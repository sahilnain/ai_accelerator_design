==> flow/design.v <==
module ceiling_counter #(
  parameter int Width      = 8,
  parameter int HasCeiling = 1
) (
  input  logic             clk_i,
  input  logic             rst_ni,        
  input  logic             tick_i,
  input  logic             clear_i,       
  input  logic [Width-1:0] ceiling_i,
  output logic [Width-1:0] count_o,
  output logic             last_value_o
);
  always_ff @(posedge clk_i or negedge rst_ni) begin
    if (!rst_ni) begin
      count_o <= '0;
    end else if (clear_i) begin
      count_o <= '0;
    end else if (tick_i) begin
      if (HasCeiling) begin
        if (count_o < (ceiling_i - 1'b1))
          count_o <= count_o + 1'b1;
        else count_o <= '0;
      end else begin
        count_o <= count_o + 1'b1;
      end
    end
  end
  always_comb begin
    if (HasCeiling) begin
      last_value_o = (count_o == (ceiling_i - 1'b1)) && tick_i;
    end else begin
      last_value_o = (&count_o) && tick_i;
    end
  end
endmodule
module gemm_controller #(
  parameter int unsigned AddrWidth = 16
)(
  input  logic clk_i,
  input  logic rst_ni,
  input  logic start_i,
  input  logic input_valid_i,
  output logic result_valid_o,
  output logic busy_o,
  output logic done_o,
  input  logic [AddrWidth-1:0] M_size_i,
  input  logic [AddrWidth-1:0] K_size_i,
  input  logic [AddrWidth-1:0] N_size_i,
  output logic [AddrWidth-1:0] M_count_o,
  output logic [AddrWidth-1:0] K_count_o,
  output logic [AddrWidth-1:0] N_count_o
);
  logic move_K_counter;
  logic move_N_counter;
  logic move_M_counter;
  logic move_counter;
  assign move_K_counter = move_counter;
  logic clear_counters;
  logic last_counter_last_value;
  typedef enum logic [1:0] {
    ControllerIdle,
    ControllerBusy,
    ControllerFinish
  } controller_state_t;
  controller_state_t current_state, next_state;
  assign busy_o = (current_state == ControllerBusy  ) ||
                  (current_state == ControllerFinish);
  ceiling_counter #(
    .Width        (      AddrWidth ),
    .HasCeiling   (              1 )
  ) i_K_counter (
    .clk_i        ( clk_i          ),
    .rst_ni       ( rst_ni         ),
    .tick_i       ( move_K_counter ),
    .clear_i      ( clear_counters ),
    .ceiling_i    ( K_size_i       ),
    .count_o      ( K_count_o      ),
    .last_value_o ( move_N_counter )
  );
  ceiling_counter #(
    .Width        (      AddrWidth ),
    .HasCeiling   (              1 )
  ) i_N_counter (
    .clk_i        ( clk_i          ),
    .rst_ni       ( rst_ni         ),
    .tick_i       ( move_N_counter ),
    .clear_i      ( clear_counters ),
    .ceiling_i    ( N_size_i       ),
    .count_o      ( N_count_o      ),
    .last_value_o ( move_M_counter )
  );
  ceiling_counter #(
    .Width        (               AddrWidth ),
    .HasCeiling   (                       1 )
  ) i_M_counter (
    .clk_i        ( clk_i                   ),
    .rst_ni       ( rst_ni                  ),
    .tick_i       ( move_M_counter          ),
    .clear_i      ( clear_counters          ),
    .ceiling_i    ( M_size_i                ),
    .count_o      ( M_count_o               ),
    .last_value_o ( last_counter_last_value )
  );
  always_ff @(posedge clk_i or negedge rst_ni) begin
    if (!rst_ni) begin
      current_state <= ControllerIdle;
    end else begin
      current_state <= next_state;
    end
  end
  always_comb begin
    next_state     = current_state;
    clear_counters = 1'b0;
    move_counter   = 1'b0;
    result_valid_o = 1'b0;
    done_o         = 1'b0;
    case (current_state)
      ControllerIdle: begin
        if (start_i) begin
          move_counter = input_valid_i;
          next_state   = ControllerBusy;
        end
      end
      ControllerBusy: begin
        move_counter = input_valid_i;
        if (last_counter_last_value) begin
          next_state = ControllerFinish;
        end else if (input_valid_i
                     && K_count_o == '0 
                     && (M_count_o != '0 || N_count_o != '0)) begin
          result_valid_o = 1'b1;
        end
      end
      ControllerFinish: begin
        done_o         = 1'b1;
        result_valid_o = 1'b1;
        clear_counters = 1'b1;
        next_state     = ControllerIdle;
      end
      default: begin
        next_state = ControllerIdle;
      end
    endcase
  end
endmodule
Reports on gemm_controller
The steps from the RTL of gemm_controller to its reports follow in flow order. Line numbers count from 1 in the design file above. Operators carry their Yosys type and port widths (W data, S select, Z words). A cell with -- has no value.

Top module: gemm_controller. Clock input: clk_i. Cell library: sky130hd. Timing corner: tt_025C_1v80.

Word-level counts
Counts by Yosys on the flattened word-level netlist (proc, flatten, opt, wreduce; memories kept). Register bits leave out memories and registers merged into their read ports (data or address). Print and check cells are left out. Cells with the same type and inputs are merged into one.

Register bits after elaboration: 50. For bits of input ports the number is 52. For output and inout port bits the number is 51. The figure for cells after elaboration is 53.

The entry for add/subtract/negate cells reads 6. Under order comparisons stands 3. Under equality and inequality tests stands 7. The figure for multiplexer cells is 18. For reduce/logical cells the number is 15.

Operator list (count): $mux W16 (9); $add A16 B1 Y16 const B (3); $sub A16 B1 Y16 const B (3); $lt A16 B16 Y1 (3); $eq A16 B16 Y1 (3); $reduce_bool A16 Y1 (2); $logic_not A16 Y1 (1); $reduce_bool A2 Y1 (3); $logic_and A1 B1 Y1 (5); $pmux W2 S2 (1); $pmux W1 S2 (2); $mux W2 (2); $mux W1 (4); $logic_or A1 B1 Y1 (2); $eq A2 B1 Y1 const B (1); $ne A2 B1 Y1 const B (1); $eq A2 B2 Y1 const B (1); $ne A2 B2 Y1 const B (1); $logic_not A2 Y1 (1); $reduce_and A2 Y1 (1).

Depth
Longest topological path by Yosys (ltp), each cell counted once; first at word level (registers and memories cut), then after technology mapping (sequential cells cut; the memories' decode and read muxes count).

For depth after elaboration the number is 7. Under ABC_AREA stands 0. The figure for depth in mapped cells is 15.

Netlist
The flow's flattened synthesis, as Yosys stat reports it; memories are mapped. The netlist is that of the ABC_AREA named above (0 if unset); the other value can give another one.

Cell types: sky130_fd_sc_hd__dfrtp_1 (count 50, area in all 1251.2 µm²); sky130_fd_sc_hd__ha_1 (count 57, area in all 713.184 µm²); sky130_fd_sc_hd__xnor2_1 (count 42, area in all 367.853 µm²); sky130_fd_sc_hd__xor2_1 (count 30, area in all 262.752 µm²); sky130_fd_sc_hd__nor2_1 (count 64, area in all 240.23 µm²); sky130_fd_sc_hd__nand2_1 (count 57, area in all 213.955 µm²); sky130_fd_sc_hd__nand4_1 (count 22, area in all 137.632 µm²); sky130_fd_sc_hd__nor4_1 (count 22, area in all 137.632 µm²); sky130_fd_sc_hd__nor3_1 (count 26, area in all 130.125 µm²); sky130_fd_sc_hd__a21oi_1 (count 23, area in all 115.11 µm²); sky130_fd_sc_hd__nand3_1 (count 21, area in all 105.101 µm²); sky130_fd_sc_hd__inv_1 (count 20, area in all 75.072 µm²); sky130_fd_sc_hd__o21ai_0 (count 14, area in all 70.067 µm²); sky130_fd_sc_hd__nor2b_1 (count 8, area in all 50.048 µm²); sky130_fd_sc_hd__nand3b_1 (count 6, area in all 45.043 µm²); sky130_fd_sc_hd__a211o_1 (count 5, area in all 43.792 µm²); sky130_fd_sc_hd__and4_1 (count 5, area in all 43.792 µm²); sky130_fd_sc_hd__and3_1 (count 5, area in all 31.28 µm²).

Other cell types: 38; their cells: 61.

The entry for mapped cells reads 538. The figure for chip area (Yosys) is 4585.6 µm². Under sequential area stands 1277.5 µm². Flip-flops: 51. Under buffers stands 5.

The figures by module come from a second, unflattened synthesis with its own total; it is not the netlist above.

Under cells (unflattened synthesis) stands 543. For area total of the unflattened synthesis the number is 4664.5 µm².

Each row is one instance without its submodules.

By module: ceiling_counter (instances 3, cells 171, area 1467.7 µm²); gemm_controller (instances 1, cells 30, area 261.5 µm²).

Timing after synthesis
Source: OpenSTA report_checks on the synthesized netlist (no wires, ideal clock, input and output delay 20% of the period each), path of least setup slack; recovery checks are left aside. Register names are those of the netlist, which keeps one name where synthesis merged equal registers.

Kind: input port to output port. Start point: input port N_size_i[5]. End point: output port result_valid_o. For clock period the number is 4.5 ns. For external input delay the number is 0.900 ns. The figure for external output delay is 0.900 ns. For arrival time the number is 3.568 ns. Data required time: 3.600 ns. The entry for path slack reads 0.032 ns. For delay of the path the number is 2.668 ns. Under stages stands 11. The figure for buffers on the path is 0. The entry for synthesis period reached reads 4.468 ns.

"delay of the path" = arrival - input delay + setup time. A path that ends at an output port has no setup time. "stages": output pins that drive a net of the path, with the launching flip-flop's if there is one; two outputs of one cell count as two. "synthesis period reached" is the clock period less the worst setup slack; recovery checks do not enter. This is arithmetic on one report: input and output delays are still those of the set period (20% each). Between the ends stands the longest chain of elaborated cells between them, by number of cells; it is not shown to be the way that was timed. Of several equally long chains one is given. Each line given opens the expression or statement behind the cell; cells for indexed reads and writes are added by Yosys, which also makes memories of some case tables.

Cells stage by stage: sky130_fd_sc_hd__nor4_1 > sky130_fd_sc_hd__nand2_1 > sky130_fd_sc_hd__or4_1 > sky130_fd_sc_hd__nor3_1 > sky130_fd_sc_hd__xnor2_1 > sky130_fd_sc_hd__ha_1 > sky130_fd_sc_hd__nand4_1 > sky130_fd_sc_hd__nor4_2 > sky130_fd_sc_hd__nand3_2 > sky130_fd_sc_hd__o31ai_1 > sky130_fd_sc_hd__o31ai_1. For cells in the longest elaborated chain the number is 6. For elaborated cells on any way between the ends the number is 6.

Ends and longest elaborated chain, post-synthesis: start, declared (line 48) `input  logic [AddrWidth-1:0] N_size_i,`; $sub A16 B1 Y16 (line 30) `last_value_o = (count_o == (ceiling_i - 1'b1)) && tick_i;`; $eq A16 B16 Y1 (line 30); $logic_and A1 B1 Y1 (2 in a row) (line 30); $mux W1 (line 126) `if (last_counter_last_value) begin`; $pmux W1 S2 (line 117) `case (current_state)`; end, declared (line 43) `output logic result_valid_o,`.

Timing after layout
From the final timing report of stored run 1: the path of least setup slack in the routed layout; clock arrival at registers is part of the times.

Kind: input port to output port. Start point: input port M_size_i[2]. End point: output port result_valid_o. For clock period the number is 5.1 ns. For external input delay the number is 1.02 ns. The figure for external output delay is 1.02 ns. For arrival time the number is 3.88 ns. Data required time: 4.08 ns. The entry for path slack reads 0.20 ns. Under stages stands 13. The figure for buffers on the path is 2.

Between the ends stands the longest chain of elaborated cells between them, by number of cells; it is not shown to be the way that was timed. Of several equally long chains one is given.

Cells stage by stage: sky130_fd_sc_hd__dlymetal6s2s_1 > sky130_fd_sc_hd__nor4_2 > sky130_fd_sc_hd__nand2_1 > sky130_fd_sc_hd__or4_4 > sky130_fd_sc_hd__nor3_4 > sky130_fd_sc_hd__xnor2_2 > sky130_fd_sc_hd__ha_1 > sky130_fd_sc_hd__nand4_1 > sky130_fd_sc_hd__nor2_1 > sky130_fd_sc_hd__nand4_1 > sky130_fd_sc_hd__o31ai_4 > sky130_fd_sc_hd__o31ai_2 > sky130_fd_sc_hd__buf_2. For cells in the longest elaborated chain the number is 5. For elaborated cells on any way between the ends the number is 5.

Ends and longest elaborated chain, post-layout: start, declared (line 46) `input  logic [AddrWidth-1:0] M_size_i,`; $sub A16 B1 Y16 (line 30) `last_value_o = (count_o == (ceiling_i - 1'b1)) && tick_i;`; $eq A16 B16 Y1 (line 30); $logic_and A1 B1 Y1 (line 30); $mux W1 (line 126) `if (last_counter_last_value) begin`; $pmux W1 S2 (line 117) `case (current_state)`; end, declared (line 43) `output logic result_valid_o,`.

Memo
Re: implementation data of gemm_controller

Below are 2 stored runs of the flow (Yosys, OpenROAD; platform sky130hd) on gemm_controller, each with its settings and what was measured, unordered. Constraints: input delay and output delay 20% of the set period each, output load 0.01 pF. "achieved clock period": clock period set for the run, less the worst setup slack. It is reckoned from that one timing run; input and output delays stay at 20% of the period that was set. "critical setup path time" is the time allowed to the run's worst setup path (the clock period less input and output delay, where it has them) less its slack. Clock arrival times count: a late capture clock shortens it, a late launch clock lengthens it. "total power of the final layout": no workload was simulated; the value follows from the tool's default switching activity.

Files of stored run 1:
==> flow/run.sh <==
#!/bin/bash
# the make line also repeats the synthesis and layout settings of config.mk as NAME=value (left out here)
make -C /OpenROAD-flow-scripts/flow DESIGN_CONFIG=/design/flow/config.mk WORK_HOME=/design/flow/orfs CLKGATE_MAP_FILE= finish
==> flow/config.mk <==
export PLATFORM = sky130hd
export DESIGN_NAME = gemm_controller
export DESIGN_NICKNAME = gemm_controller
export VERILOG_FILES = /design/flow/design.v
export SDC_FILE = /design/flow/constraint.sdc
export NUM_CORES = 4
export LEC_CHECK = 0
export CAP_MARGIN = 20
export CORE_MARGIN = 2
export CORE_UTILIZATION = 40
export SETUP_SLACK_MARGIN = 0.75
export SLEW_MARGIN = 20
==> flow/constraint.sdc <==
create_clock -name core_clock -period 5.1 [get_ports {clk_i}]
set_input_delay 1.0200 -clock core_clock [delete_from_list [all_inputs] [get_ports {clk_i}]]
set_output_delay 1.0200 -clock core_clock [all_outputs]
set_load 0.01 [all_outputs]

Results of stored run 1. The measured worst-case hold slack is 0.486 ns. The final setup TNS reads 0.000 ns. The measured setup slack of the worst path is 0.200 ns. The achieved clock period is 4.900 ns. For the std-cell area (final layout) the run shows 6895.4 µm². The critical setup path time stands at 2.86 ns. Critical path kind: input port to output port. The measured post-layout utilization is 60.9 %. The measured total die area is 12336.5 µm². For the total power of the final layout the run shows 1.137 mW. The measured mapped cell area after synthesis is 4585.6 µm².

Files of stored run 2:
==> flow/run.sh <==
#!/bin/bash
# the make line also repeats the synthesis and layout settings of config.mk as NAME=value (left out here)
make -C /OpenROAD-flow-scripts/flow DESIGN_CONFIG=/design/flow/config.mk WORK_HOME=/design/flow/orfs CLKGATE_MAP_FILE= finish
==> flow/config.mk <==
export PLATFORM = sky130hd
export DESIGN_NAME = gemm_controller
export DESIGN_NICKNAME = gemm_controller
export VERILOG_FILES = /design/flow/design.v
export SDC_FILE = /design/flow/constraint.sdc
export NUM_CORES = 4
export LEC_CHECK = 0
export ABC_AREA = 1
export CAP_MARGIN = 35
export CELL_PAD_IN_SITES_DETAIL_PLACEMENT = 2
export CELL_PAD_IN_SITES_GLOBAL_PLACEMENT = 1
export CORE_MARGIN = 2
export CORE_UTILIZATION = 25
export CTS_CLUSTER_SIZE = 87
export MAX_ROUTING_LAYER = met5
export PLACE_DENSITY_LB_ADDON = 0.27
export SETUP_SLACK_MARGIN = -0.62
export SLEW_MARGIN = 25
==> flow/constraint.sdc <==
create_clock -name core_clock -period 6.99 [get_ports {clk_i}]
set_input_delay 1.3980 -clock core_clock [delete_from_list [all_inputs] [get_ports {clk_i}]]
set_output_delay 1.3980 -clock core_clock [all_outputs]
set_load 0.01 [all_outputs]

Results of stored run 2. The measured worst-case hold slack is 0.485 ns. The final setup TNS reads 0.000 ns. The measured setup slack of the worst path is 0.663 ns. The achieved clock period is 6.327 ns. For the std-cell area (final layout) the run shows 6582.6 µm². The critical setup path time stands at 3.53 ns. Critical path kind: input port to output port. The measured post-layout utilization is 32.6 %. The measured total die area is 21676.7 µm². For the total power of the final layout the run shows 0.8939 mW. The measured mapped cell area after synthesis is 5128.7 µm².
