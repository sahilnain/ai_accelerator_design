==> flow/design.v <==
module general_mac_pe #(
  parameter int unsigned InDataWidth  = 8,
  parameter int unsigned NumInputs    = 1,
  parameter int unsigned OutDataWidth = 32
)(
  input  logic clk_i,
  input  logic rst_ni,
  input  logic signed [NumInputs-1:0][InDataWidth-1:0] a_i,
  input  logic signed [NumInputs-1:0][InDataWidth-1:0] b_i,
  input  logic a_valid_i,
  input  logic b_valid_i,
  input  logic [1:0] acc_mux_sel,
  input  logic signed [OutDataWidth-1:0] acc_north,
  input  logic signed [OutDataWidth-1:0] acc_west,
  output logic signed [NumInputs-1:0][InDataWidth-1:0] a_o_east,
  output logic signed [NumInputs-1:0][InDataWidth-1:0] b_o_south,
  output logic signed [OutDataWidth-1:0] acc_east,
  output logic signed [OutDataWidth-1:0] acc_south
);
  logic acc_valid;
  logic signed [NumInputs-1:0][InDataWidth-1:0] regA, regB;
  logic signed [OutDataWidth-1:0] mult_result;
  logic signed [OutDataWidth-1:0] acc_mux_in, c_o, accumulation_result;
  logic [1:0] reg_mux_sel;
  logic acc_clr_i;
  assign acc_south = c_o;
  assign acc_east  = c_o;
  assign a_o_east  = regA;
  assign b_o_south = regB;
  always_ff @(posedge clk_i or negedge rst_ni) begin
    if (!rst_ni) begin
      regA <= '0;
      regB <= '0;
    end else begin
      if(a_valid_i)
        regA <= a_i;
      else
        regA <= '0;
      if(b_valid_i)
        regB <= b_i;
      else
        regB <= '0;
    end
  end
  always_comb begin
    mult_result = '0;
    for (int i = 0; i < NumInputs; i++) begin
      mult_result += $signed(regA[i]) * $signed(regB[i]);
    end
  end
  always_comb begin
    accumulation_result = mult_result + c_o;
  end
  always_ff @(posedge clk_i or negedge rst_ni) begin
    if (!rst_ni) begin
      c_o <= '0;
    end else if (acc_valid) begin
      c_o <= acc_mux_in;
    end else if (acc_clr_i) begin
      c_o <= '0;
    end else begin
      c_o <= c_o;
    end
  end
  always_comb begin
    case (acc_mux_sel)
      2'b00: begin 
        acc_mux_in = accumulation_result;  
        acc_clr_i  =  0;
        acc_valid  =  1;
      end
      2'b01: begin
        acc_mux_in = acc_north;  
        acc_clr_i  =  0;
        acc_valid  =  1;
      end
      2'b10: begin
        acc_mux_in = acc_west;   
        acc_clr_i  =  0;
        acc_valid  =  1;
      end
      2'b11: begin
        acc_mux_in = '0;         
        acc_clr_i  =  1;         
        acc_valid  =  0;
      end
      default: begin
        acc_mux_in = '0;
        acc_clr_i  =  0;         
        acc_valid  =  0;
      end
    endcase
  end
endmodule
; ---- Reports on general_mac_pe
; Tool output for the design above, in the order of the flow.
; Lines are those of the file above, counted from 1.
; Cell names lack the library's common part.
; Not given: --
[inputs]
design = general_mac_pe
clk_port = clk_i
lib = sky130hd
corner = tt_025C_1v80

; ---- Word level
; Source: Yosys, flattened and elaborated, memories not mapped. Widths are those after wreduce. Registers that Yosys merges into a memory's read port (data or address) are not register bits. Print and check cells do not count. Equal cells are merged and count once.
[word_totals]
input_bits = 86
out_inout_bits = 80
wordCells = 18
register_bits = 48
[op_classes]
n_mux = 7
n_eq = 3
addsub = 1
multipliers = 1
reduce_and_logical = 3
[op_table]
columns = operator, n
row1 = 8-bit by 8-bit multiplier with 16-bit output, 1
row2 = 32-bit case mux with 4-bit select, 1
row3 = 32-bit 2-to-1 mux, 2
row4 = 16-bit by 32-bit adder with 32-bit output, 1
row5 = 8-bit 2-to-1 mux, 2
row6 = 2-bit == test (second input constant), 2
row7 = 1-bit case mux with 2-bit select, 2
row8 = 3-bit OR reduction, 1
row9 = 2-bit by 1-bit == test with 1-bit output (second input constant), 1
row10 = 2-bit zero test, 1
row11 = 2-bit nonzero test, 1

; ---- Depth
; Yosys ltp: most cells in a row. Word level: on the elaborated netlist, between registers, memories and ports. Mapped: between sequential cells and ports; inverters and the memories' decode and read muxes count.
[depth]
word_depth = 5
ABC_AREA = 0
depth_mapped = 20
mapped_depth_nobuf = 19

; ---- Mapped cells and area
; The flow's flattened synthesis, as Yosys stat reports it; memories are mapped. The netlist is that of the ABC_AREA named above (0 if unset); the other value can give another one.
[types]
columns = cell, n, area_total_um2
row1 = fa_1, 136, 2.72E+03
row2 = dfrtp_1, 48, 1.2E+03
row3 = ha_1, 73, 913.376
row4 = inv_1, 98, 367.853
row5 = and2_1, 49, 306.544
row6 = buf_4, 32, 240.23
row7 = a221oi_1, 25, 218.96
row8 = a211oi_1, 26, 195.187
row9 = nand2_1, 44, 165.158
row10 = xnor2_1, 18, 157.651
row11 = a21oi_1, 31, 155.149
row12 = nor2_1, 34, 127.622
row13 = xor2_1, 11, 96.342
row14 = clkbuf_1, 16, 60.058
row15 = o21ai_0, 12, 60.058
row16 = o21ai_1, 11, 55.053
row17 = a21o_1, 7, 52.55
row18 = a22oi_1, 7, 52.55
; Other cell types: 28; their cells: 52.
[synth_totals]
ffs = 48
cell_count = 730
synth_area_um2 = 7531.0
n_buf = 51
seq_area_um2 = 1201.2

; ---- Worst setup path after synthesis
; Path of least setup slack by OpenSTA after synthesis, without wires, with an ideal clock, recovery checks aside; 20% of the period is set as input and as output delay. Where synthesis merged equal registers, the netlist keeps one of their names.
[synth_path]
path_type = register -> register
startpoint = reg regB
endpoint = reg c_o
delay_ps = 5807
arrival_time_ps = 5713
clock_period_ps = 7530
slack_ps = 1723
n_path_buf = 0
required_ps = 7436
setup_time_ps = 94
launch_ps = 0
path_stages = 18
synth_period_reached_ps = 5807
; "delay_ps" is the arrival time less input delay plus setup time.
; "path_stages": output pins that drive a net of the path, with the launching flip-flop's if there is one; two outputs of one cell count as two.
; "synth_period_reached_ps" = period - worst setup slack (recovery checks aside). The figure is calculated, with input and output delays left at 20% of the set period.
; Where an end lacks its bit number, it is one bit of the signal, or one of the new flip-flops if synthesis recoded a state register.
; At most two assigning lines are given for a register; there are more.
[synth_between]
path_cell_list = dfrtp_1 > and2_1 > inv_1 > fa_1 > inv_1 > fa_1 > fa_1 > fa_1 > fa_1 > ha_1 > nand3_1 > a31oi_2 > o21ai_1 > a21boi_2 > a21o_1 > a31oi_1 > xor2_1 > a211oi_1
[synth_rtl]
columns = item, line_no
row1 = start: declaration, 21  ; logic signed [NumInputs-1:0][InDataWidth-1:0] regA, regB;
row2 = start: assignment, 33  ; regB <= '0;
row3 = start: assignment, 40  ; regB <= b_i;
row4 = end: assignment, 58  ; c_o <= acc_mux_in;
row5 = end: assignment, 62  ; c_o <= c_o;
row6 = end: declaration, 23  ; logic signed [OutDataWidth-1:0] acc_mux_in, c_o, accumulation_result;
; Chain of elaborated cells between the ends: none given.

; ---- Worst path after layout
; From the final timing report of stored run 1: the path of least setup slack in the routed layout; clock arrival at registers is part of the times.
; The path's times are printed in steps of 10 ps; the period is the one set.
[layout_path]
path_type = register -> register
startpoint = reg regB
endpoint = reg c_o
setup_time_ps = 90
slack_ps = 940
clock_period_ps = 6830
required_ps = 7040
arrival_time_ps = 6110
n_path_buf = 0
path_stages = 17
launch_ps = 300
; Where an end lacks its bit number, it is one bit of the signal, or one of the new flip-flops if synthesis recoded a state register.
; At most two assigning lines are given for a register; there are more.
[layout_between]
path_cell_list = dfrtp_1 > nand2_1 > fa_1 > inv_1 > fa_1 > fa_1 > fa_1 > ha_1 > ha_1 > a21oi_1 > o211ai_2 > o211ai_1 > o21ai_0 > a21o_1 > a31oi_1 > xor2_1 > a211oi_1
[layout_rtl]
columns = item, line_no
row1 = start: declaration, 21  ; logic signed [NumInputs-1:0][InDataWidth-1:0] regA, regB;
row2 = start: assignment, 33  ; regB <= '0;
row3 = start: assignment, 40  ; regB <= b_i;
row4 = end: assignment, 58  ; c_o <= acc_mux_in;
row5 = end: assignment, 62  ; c_o <= c_o;
row6 = end: declaration, 23  ; logic signed [OutDataWidth-1:0] acc_mux_in, c_o, accumulation_result;
; Chain of elaborated cells between the ends: none given.

; Below are 2 stored runs of the flow (Yosys, OpenROAD; platform sky130hd) on general_mac_pe, each with its settings and what was measured, unordered. Constraints: input delay and output delay 20% of the set period each, output load 0.01 pF.
; "achieved_clock_period_ps" = clock period - worst setup slack. The figure is calculated, with input and output delays left at 20% of the set period.

[stored run 1: settings]
period_ns = 6.83
CORE_UTILIZATION = 54
CAP_MARGIN = 20
CORE_MARGIN = 2
SLEW_MARGIN = 20
[stored run 1: results]
achieved_clock_period_ps = 5892
finish.utilization_pct = 67.6
die_footprint_um2 = 14907.2
setupTns_ps = 0
worst_setup_slack_ps = 938
post_synth_area_um2 = 7531.0

[stored run 2: settings]
period_ns = 4.28
CORE_UTILIZATION = 32
PLACE_DENSITY_LB_ADDON = 0.13
HOLD_SLACK_MARGIN = 0.04
CTS_CLUSTER_DIAMETER = 372
CAP_MARGIN = 10
MIN_ROUTING_LAYER = met1
MAX_ROUTING_LAYER = met5
CORE_MARGIN = 2
SLEW_MARGIN = 20
[stored run 2: results]
achieved_clock_period_ps = 4962
finish.utilization_pct = 49.5
die_footprint_um2 = 24777.9
setupTns_ps = -10314
worst_setup_slack_ps = -682
post_synth_area_um2 = 7531.0
